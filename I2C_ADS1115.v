==> flow/design.v <==
module ADS_FREQ(
	input clk,  
	input reset,
	output reg mod_clk  
);
	reg [10:0] counter;  
	always@(posedge clk)begin  
		if(reset)begin
			mod_clk <= 1'b0;
			counter <= 11'd0;
		end
		else if(counter==11'd1110)begin
			counter <= 11'd1;
			mod_clk <= ~mod_clk;
		end
		else
			counter <= counter + 1'b1;
	end
endmodule
module I2C_ADS1115(  
	input clk,
	input start,
	input wire reset,
	inout wire SDA,
	output SCL,
	output wire [3:0] state_checkw  
);
	wire mod_clkw;  
	ADS_FREQ ADSFInst(
		.clk(clk),  
		.reset(reset),
		.mod_clk(mod_clkw)  
	);
	I2C_MASTER I2CMInst(
		.clk(clk),
		.mod_clk(mod_clkw),
		.start(start),
		.reset(reset),
		.SDA(SDA),
		.SCL(SCL),
		.state_check(state_checkw)
	);
endmodule
module I2C_MASTER(
	input clk,
	input mod_clk,
	input start,
	input reset,
	inout SDA,
	output reg SCL,
	output wire [3:0] state_check  
);
	parameter INITIAL=4'd0,			     	 	
		  START=4'd1,
		  TARGET_ADDRESS=4'd2, 	
		  TARGET_ACK=4'd3,
		  ADDRESS_POINT_REG=4'd4,
		  CONFIG_REGISTER=4'd5,
		  CONVERSION_REG=4'd6,
		  MASTER_ACK=4'd7,
		  STOP=4'd8,	
		  ERROR=4'd9;
	reg [3:0] state, next_state;
	reg [7:0] slave_address;
	reg [15:0] register_config;  
	reg mod_clk0; 
	reg [1:0] APR_count;  
	reg [1:0] byte_count;  
	reg [2:0] mclk_counter;  
	reg [3:0] bit_counter; 
	reg MSDA;  
	reg CR_flag;  
	reg read_notwrite;  
	reg R_ADDR_Pointer;  
	assign state_check = next_state;
	assign SDA = (state==TARGET_ACK || state==CONVERSION_REG)?1'bz: MSDA;
	always@(posedge clk)begin
		mod_clk0 <= mod_clk;
	end
	always@(posedge clk)begin  
		if(reset)
			state <= INITIAL;
		else if(mod_clk && ~mod_clk0)  
			state <= next_state;
	end
	always@(*)begin  
		case(state)
			INITIAL: 		 next_state = (start)? START:
								       state;
			START: 		 	 next_state = (mclk_counter==3'd6)? TARGET_ADDRESS: 
										    state;
			TARGET_ADDRESS: 	 next_state = (mclk_counter==3'd6 && bit_counter==4'd8)? TARGET_ACK: 
													 state;
			TARGET_ACK:		 next_state = (mclk_counter==3'd6 && (APR_count==0 ||(APR_count==2'd1 && CR_flag && byte_count==2'd0)))? ADDRESS_POINT_REG:
							      (mclk_counter==3'd6 && ~read_notwrite && (byte_count==2'd2 || APR_count==2'd2))?		 STOP:
							      (mclk_counter==3'd6 && ((APR_count==2'd1 && ~CR_flag) || byte_count==2'd1))?		 CONFIG_REGISTER:
							      (mclk_counter==3'd6 && read_notwrite)?							 CONVERSION_REG: 
							      (mclk_counter==3'd6 && MSDA)?								 ERROR:
							      												 state;
			ADDRESS_POINT_REG:       next_state = (mclk_counter==3'd6 && bit_counter==4'd8)? TARGET_ACK: 
													 state;
			CONFIG_REGISTER:	 next_state = (mclk_counter==3'd6 && bit_counter==4'd8)? TARGET_ACK: 
													 state; 
			CONVERSION_REG:	         next_state = (mclk_counter==3'd6 && bit_counter==4'd8)? MASTER_ACK: 
													 state;
			MASTER_ACK:		 next_state = (mclk_counter==3'd6 && bit_counter==4'd0 && byte_count ==2'd1)? CONVERSION_REG:
							      (mclk_counter==3'd6 && bit_counter==4'd0 && byte_count ==2'd2)? STOP: 
															      state;
			STOP:			 next_state = (start && mclk_counter==3'd6 && bit_counter==4'd1)? START: 
														  state;
			ERROR:			 next_state = INITIAL;
			default: 		 next_state = INITIAL;
		endcase
	end
	always@(posedge clk)begin  
		if(reset)begin
			MSDA 		<= 1'b1;
			SCL 		<= 1'b1;
			mclk_counter	<= 3'd1;
			bit_counter 	<= 4'd0;
			APR_count 	<= 2'd0;
			byte_count 	<= 2'd0;
			CR_flag		<= 1'b0;
			read_notwrite	<= 1'b0;
			R_ADDR_Pointer	<= 1'b1;
			register_config <= 16'b1000_0100_1000_0011;
			slave_address	<= {7'b1001_000, read_notwrite};
		end
		else if(mod_clk && ~mod_clk0)begin
			case(next_state)
				INITIAL:begin
					MSDA 		<= 1'b1;
					SCL 		<= 1'b1;
					mclk_counter	<= 3'd1;
					bit_counter 	<= 4'd0;
					APR_count 	<= 2'd0;
					byte_count 	<= 2'd0;
					CR_flag		<= 1'b0;
					read_notwrite	<= 1'b0;
					R_ADDR_Pointer	<= 1'b1;
					slave_address	<= {7'b1001_000, read_notwrite};
					register_config <= 16'b1000_0100_1000_0011;
				end
				START:begin
					mclk_counter <= mclk_counter + 1'b1;
					if(mclk_counter==3'd1 && APR_count==2'd1)  
						R_ADDR_Pointer <= 1'b0;
					else if(mclk_counter==3'd1 && APR_count==2'd2)  
						read_notwrite  <= 1'b1;
					else if(mclk_counter==3'd2)
						MSDA 	       <= 1'b0;
					else if(mclk_counter==3'd4)
						SCL	       <= 1'b0;
					else begin
						slave_address  <= {7'b1001_000, read_notwrite};
						byte_count     <= 2'd0;
						bit_counter    <= 4'd0;
					end
				end
				TARGET_ADDRESS:begin
					if(mclk_counter==3'd6)begin
						bit_counter   <= bit_counter + 1'b1;
						mclk_counter  <= 3'd1;
						MSDA	      <= slave_address[7];
						slave_address <= {slave_address[6:0],slave_address[7]};
					end
					else if(mclk_counter==3'd2 || mclk_counter==3'd4)begin  
						mclk_counter  <= mclk_counter + 1'b1;
						SCL 	      <= ~SCL;
					end
					else
						mclk_counter  <= mclk_counter + 1'b1;
				end
				TARGET_ACK:begin
					if(mclk_counter==3'd6 && bit_counter==4'd8)begin
						bit_counter  <= 4'd0;
						mclk_counter <= 3'd1;
					end
					else if(mclk_counter==3'd2 || mclk_counter==3'd4)begin  
						mclk_counter <= mclk_counter + 1'b1;
						SCL 	     <= ~SCL;
					end
					else if(mclk_counter==3'd3)begin  
						mclk_counter <= mclk_counter + 1'b1;
						MSDA	     <= SDA;
					end
					else
						mclk_counter <= mclk_counter + 1'b1;
				end
				ADDRESS_POINT_REG:begin
					if(mclk_counter==3'd6 && ~(bit_counter==4'd7))begin
						MSDA 	     <= 1'b0;
						mclk_counter <= 3'd1;
						bit_counter  <= bit_counter + 1'b1;
					end
					else if(mclk_counter==3'd6 && bit_counter==4'd7)begin
						mclk_counter <= 1'b1;
						bit_counter  <= bit_counter + 1'b1;
						MSDA	     <= R_ADDR_Pointer;
						APR_count    <= APR_count + 1'b1;
					end
					else if(mclk_counter==3'd2 || mclk_counter==3'd4)begin  
						mclk_counter <= mclk_counter + 1'b1;
						SCL 	     <= ~SCL;
					end
					else
						mclk_counter <= mclk_counter + 1'b1;
				end
				CONVERSION_REG:begin
					if(mclk_counter==3'd6)begin
						mclk_counter <= 3'd1;
						bit_counter  <= bit_counter + 1'b1;
					end						
					else if(mclk_counter==3'd2 || mclk_counter==3'd4)begin  
						mclk_counter <= mclk_counter + 1'b1;
						SCL 	     <= ~SCL;
					end
					else if(mclk_counter==3'd3)begin
						mclk_counter <= mclk_counter + 1'b1;	
					end
					else
						mclk_counter <= mclk_counter + 1'b1;
				end
				MASTER_ACK:begin
					if(mclk_counter==3'd6 && bit_counter==4'd8)begin
						bit_counter  <= 4'd0;
						mclk_counter <= 3'd1;
						MSDA 	     <= 1'b0;
						byte_count   <= byte_count + 1'b1;
					end
					else if(mclk_counter==3'd2 || mclk_counter==3'd4)begin  
						mclk_counter <= mclk_counter + 1'b1;
						SCL 	     <= ~SCL;
					end
					else
						mclk_counter <= mclk_counter + 1'b1;
				end
				CONFIG_REGISTER:begin
					CR_flag	<= 1'b1;
					if(mclk_counter==3'd6 && byte_count==2'd1)begin
						mclk_counter 	<= 3'd1;
						MSDA		<= 1'b1;
					end
					else if(mclk_counter==3'd5 && (byte_count==2'd1 || (byte_count==2'd0 && bit_counter==4'd8)))begin
						byte_count	<= byte_count + 1'b1;
						mclk_counter	<= mclk_counter + 1'b1;
					end	
					else if(mclk_counter==3'd6)begin
						bit_counter 	<= bit_counter + 1'b1;
						mclk_counter 	<= 3'd1;
						MSDA 		<= register_config[15];
						register_config <= {register_config[14:0],register_config[15]};
					end
					else if((mclk_counter==3'd2 || mclk_counter==3'd4) && ~(byte_count==2'd1))begin  
						mclk_counter 	<= mclk_counter + 1'b1;
						SCL 		<= ~SCL;
					end
					else
						mclk_counter 	<= mclk_counter + 1'b1;
				end
				STOP:begin
					if(mclk_counter==3'd6)begin
						mclk_counter <= 3'd1;
						bit_counter  <= bit_counter + 1'b1;  
					end	
					else if(mclk_counter==3'd2)begin
						SCL 			 <= 1'b1;
						mclk_counter <= mclk_counter + 1'b1;
					end
					else if(mclk_counter==3'd4)begin
						MSDA 			 <= 1'b1;
						mclk_counter <= mclk_counter + 1'b1;
					end
					else
						mclk_counter <= mclk_counter + 1'b1;
				end
				ERROR:begin
					MSDA <= 1'b1;
					SCL  <= 1'b1;
				end
				default:begin
					mclk_counter 	<= 3'd1;
					bit_counter 	<= 4'd0;
					slave_address	<= {7'b1001_000, read_notwrite};
					register_config <= 16'b1000_0100_1000_0011;
				end
			endcase
		end
	end
endmodule
==> Reports on I2C_ADS1115 <==
Tool output for the design above, in the order of the flow.
Line numbers count from 1 in the design file above.
Cell names lack the library's common part.
{ "inputs": {"design": "I2C_ADS1115", "clock": "clk", "cell_library": "sky130hd", "pvt_corner": "tt_025C_1v80"} }

==> Word-level counts <==
Source: Yosys, flattened and elaborated, memories not mapped. Widths are those after wreduce. Registers that Yosys merges into a memory's read port (data or address) are not register bits. Print and check cells do not count. Equal cells are merged and count once.
{ "bits": {"ff_bits": 57, "input_bits": 3, "word_cells": 258} }
{ "op_classes": {"add_sub_neg": 5, "n_eq": 69, "muxes": 95, "logic": 10, "n_reduce_logical": 62} }
{ "ops": {"columns": ["cell", "count"], "rows": [
  ["4-bit two-way mux", 22],
  ["16-bit two-way mux", 3],
  ["8-bit two-way mux", 5],
  ["1-bit two-way mux", 38],
  ["4-bit by 3-bit == test with 1-bit output with constant B", 9],
  ["16-bit AND reduction", 2],
  ["16-bit case mux with 2-bit select", 1],
  ["2-bit by 1-bit inequality test with 1-bit output with constant B", 15],
  ["2-bit inequality test with constant B", 15],
  ["4-bit case mux with 7-bit select", 1],
  ["1-bit logical AND", 24],
  ["8-bit case mux with 3-bit select", 1],
  ["4-bit case mux with 6-bit select", 1],
  ["3-bit case mux with 6-bit select", 1],
  ["3-bit two-way mux", 6],
  ["2-bit two-way mux", 9],
  ["4-bit by 2-bit == test with 1-bit output with constant B", 4],
  ["4-bit == test with constant B", 4],
  ["7-bit AND reduction", 2],
  ["3-bit inequality test with constant B", 4],
  ["4-bit by 1-bit == test with 1-bit output with constant B", 3],
  ["4-bit logical NOT", 3],
  ["11-bit by 1-bit adder with 11-bit output with constant B", 1],
  ["11-bit == test with constant B", 1],
  ["1-bit inverter", 10],
  ["10-bit AND reduction", 1],
  ["3-bit == test with constant B", 3],
  ["9-bit AND reduction", 1]
]} }
Other operator kinds: 28; their cells: 51.

==> Logic depth <==
Longest topological path by Yosys (ltp), each cell counted once; first at word level (registers and memories cut), then after technology mapping (sequential cells cut; the memories' decode and read muxes count).
{ "logic_depth": {"word_depth": 13, "ABC_AREA": 0, "depth_mapped": 14} }

==> After synthesis <==
Yosys stat after the flow's synthesis: flattened, memories mapped to cells. It holds for the ABC_AREA given above (unset counts as 0); a run with the other value may have another netlist.
The area totals of this step are shown rounded.
{ "types": {"columns": ["type", "count", "area_total_um2"], "rows": [
  ["dfxtp_1", 56, 1.12E+03],
  ["ha_1", 16, 200.192],
  ["a21oi_1", 34, 170.163],
  ["nor2_1", 43, 161.405],
  ["nand3_1", 32, 160.154],
  ["nand2b_1", 20, 125.12],
  ["nand2_1", 28, 105.101],
  ["nor3_1", 14, 70.067],
  ["nor3b_1", 8, 60.058],
  ["inv_1", 15, 56.304],
  ["o32ai_4", 2, 55.053],
  ["a211oi_1", 7, 52.55],
  ["xor2_1", 6, 52.55],
  ["clkbuf_1", 13, 48.797],
  ["buf_2", 9, 45.043],
  ["buf_6", 4, 45.043],
  ["o21bai_1", 6, 45.043],
  ["nand4_1", 6, 37.536]
]} }
Not listed: further types 61, cells in them 114.
{ "synth_totals": {"cells": 433, "area_um2": 3573, "seqArea_um2": 1151, "flip_flops": 57, "buffers": 26} }
By module: a second synthesis without flattening, with its own total; a netlist apart from the flattened one above.
{ "hier_totals": {"hier_cells": 429, "area_unflattened_um2": 3467} }
Rows give one instance, submodules left out.
{ "by_module": {"columns": ["module", "n_inst", "cells", "mod_area_um2", "mod_seq_area_um2"], "rows": [
  ["I2C_MASTER", 1, 370, 2909, 910.9],
  ["ADS_FREQ", 1, 59, 558.0, 240.2],
  ["I2C_ADS1115", 1, 0, 0.0, 0.0]
]} }

==> Path before layout <==
Path of least setup slack by OpenSTA after synthesis, without wires, with an ideal clock, recovery checks aside; 20% of the period is set as input and as output delay. Where synthesis merged equal registers, the netlist keeps one of their names.
{ "synth_timing": {"path_type": "register -> register", "start": "reg I2CMInst.mclk_counter[0]", "end": "reg I2CMInst.slave_address[0]", "tclk_ns": 4.28, "arrival_time_ns": 2.668, "slack_ns": 1.352, "delay_ns": 2.928, "path_stages": 14, "n_path_buf": 2, "period_less_setup_slack_ns": 2.928} }
"delay_ns" = arrival - input delay + setup time.
"path_stages" counts driving pins, that of a launching flip-flop among them; a cell with two outputs on the path counts twice.
"period_less_setup_slack_ns" is the clock period less the worst setup slack; recovery checks do not enter. This is arithmetic on one report: input and output delays are still those of the set period (20% each).
The rows between start and end are the longest chain of elaborated cells between them; the timing report does not say that the signal goes this way. Where chains are equally long, one stands for them.
A line is the first line of the expression or statement that the cell stems from. Yosys adds cells for indexed reads and writes and turns some case tables into memories.
At most two assigning lines are given for a register; there are more.
Ways into the end's enable are left out, as the timed path ends at the data pin.
{ "synth_between": {"path_cell_list": "dfxtp_1 inv_1 ha_1 and2_1 buf_2 buf_6 a31oi_1 o32ai_1 nor2_2 inv_1 nor2_1 nand3_1 nor2_1 mux2_2", "elab_chain_len": 13, "cone_cells": 48} }
{ "synth_rtl": {"columns": ["item", "line", "text"], "rows": [
  ["start, declared", 69, "reg [2:0] mclk_counter;"],
  ["start, assigned", 145, "mclk_counter <= mclk_counter + 1'b1;"],
  ["start, assigned", 168, "mclk_counter <= mclk_counter + 1'b1;"],
  ["3-bit == test", 98, "(mclk_counter==3'd6 && MSDA)? ERROR:"],
  ["1-bit logical AND", 98, null],
  ["4-bit two-way mux", 98, null],
  ["4-bit two-way mux", 97, "(mclk_counter==3'd6 && read_notwrite)? CONVERSION_REG:"],
  ["4-bit two-way mux", 96, "(mclk_counter==3'd6 && ((APR_count==2'd1 && ~CR_flag) || byte_count==2'd1))? CONFIG_REGISTER:"],
  ["4-bit two-way mux", 95, "(mclk_counter==3'd6 && ~read_notwrite && (byte_count==2'd2 || APR_count==2'd2))? STOP:"],
  ["4-bit two-way mux", 94, null],
  ["4-bit case mux with 7-bit select", 87, "case(state)"],
  ["4-bit by 3-bit == test with 1-bit output", 130, "case(next_state)"],
  ["7-bit OR reduction", null, null],
  ["8-bit case mux with 3-bit select", 130, null],
  ["1-bit two-way mux", 129, "else if(mod_clk && ~mod_clk0)begin"],
  ["1-bit two-way mux", 116, "if(reset)begin"],
  ["end, assigned", 127, "slave_address <= {7'b1001_000, read_notwrite};"],
  ["end, assigned", 141, "slave_address <= {7'b1001_000, read_notwrite};"],
  ["end, declared", 64, "reg [7:0] slave_address;"]
]} }

==> Timing after layout <==
From the final timing report of job 1: the path of least setup slack in the routed layout; clock arrival at registers is part of the times.
{ "layout_timing": {"path_type": "register -> output", "start": "reg I2CMInst.mclk_counter[0]", "end": "out state_checkw[1]", "tclk_ns": 6.53, "arrival_time_ns": 3.82, "slack_ns": 1.41, "path_stages": 9, "n_path_buf": 1} }
The rows between start and end are the longest chain of elaborated cells between them; the timing report does not say that the signal goes this way. Where chains are equally long, one stands for them.
At most two assigning lines are given for a register; there are more.
{ "layout_between": {"path_cell_list": "dfxtp_1 inv_1 ha_1 and2_1 a41o_1 o21ai_1 nor2_2 inv_2 clkdlybuf4s50_1", "elab_chain_len": 8, "cone_cells": 25} }
{ "layout_rtl": {"columns": ["item", "line", "text"], "rows": [
  ["start, declared", 69, "reg [2:0] mclk_counter;"],
  ["start, assigned", 145, "mclk_counter <= mclk_counter + 1'b1;"],
  ["start, assigned", 168, "mclk_counter <= mclk_counter + 1'b1;"],
  ["3-bit == test", 98, "(mclk_counter==3'd6 && MSDA)? ERROR:"],
  ["1-bit logical AND", 98, null],
  ["4-bit two-way mux", 98, null],
  ["4-bit two-way mux", 97, "(mclk_counter==3'd6 && read_notwrite)? CONVERSION_REG:"],
  ["4-bit two-way mux", 96, "(mclk_counter==3'd6 && ((APR_count==2'd1 && ~CR_flag) || byte_count==2'd1))? CONFIG_REGISTER:"],
  ["4-bit two-way mux", 95, "(mclk_counter==3'd6 && ~read_notwrite && (byte_count==2'd2 || APR_count==2'd2))? STOP:"],
  ["4-bit two-way mux", 94, null],
  ["4-bit case mux with 7-bit select", 87, "case(state)"],
  ["end, declared", 26, "output wire [3:0] state_checkw"]
]} }

==> runs of I2C_ADS1115 <==
Measured results for I2C_ADS1115: 2 stored runs of the Yosys and OpenROAD flow on sky130hd. The settings differ; the order carries no meaning. The constraints put input and output delay at 20% of the set period each and load the outputs with 0.01 pF.
By "clock period achieved" is meant the clock period of the run minus its worst setup slack. This is arithmetic on one report: input and output delays are still those of the set period (20% each).
By "allowed time less slack (worst setup path)" is meant the share of the clock period that the worst setup path is allowed (20% is reserved at inputs, 20% at outputs), minus its slack. Clock arrival times at its registers enter into it.
"power" is the tool's figure for a default switching activity; nothing was simulated.
Measured values are rounded.

==> job 1: settings <==
{ "period_ns": 6.53, "CORE_UTILIZATION": 45, "CORE_MARGIN": 6, "CELL_PAD_IN_SITES_DETAIL_PLACEMENT": 1, "ABC_AREA": 0, "CTS_CLUSTER_SIZE": 100, "CTS_CLUSTER_DIAMETER": 204, "CAP_MARGIN": 20, "SLEW_MARGIN": 20 }
==> job 1: results <==
allowed time less slack (worst setup path): 3.82 ns
class of the worst setup path: register -> output
post-route utilization: 0.519
power: 759.8 uW
standard-cell area after layout: 3867 µm²
clock period achieved: 5.125 ns
overall die area: 10220 µm²
smallest setup slack: 1.405 ns
chip area in the Yosys report: 3573 µm²
summed negative setup slack: 0.000 ns
worst hold slack: 0.394 ns

==> job 2: settings <==
{ "period_ns": 3.66, "CORE_UTILIZATION": 52, "CAP_MARGIN": 20, "CORE_MARGIN": 2, "SLEW_MARGIN": 20 }
==> job 2: results <==
allowed time less slack (worst setup path): 2.81 ns
class of the worst setup path: register -> output
post-route utilization: 0.579
power: 1167 uW
standard-cell area after layout: 3889 µm²
clock period achieved: 3.543 ns
overall die area: 7551 µm²
smallest setup slack: 0.117 ns
chip area in the Yosys report: 3573 µm²
summed negative setup slack: 0.000 ns
worst hold slack: 0.392 ns
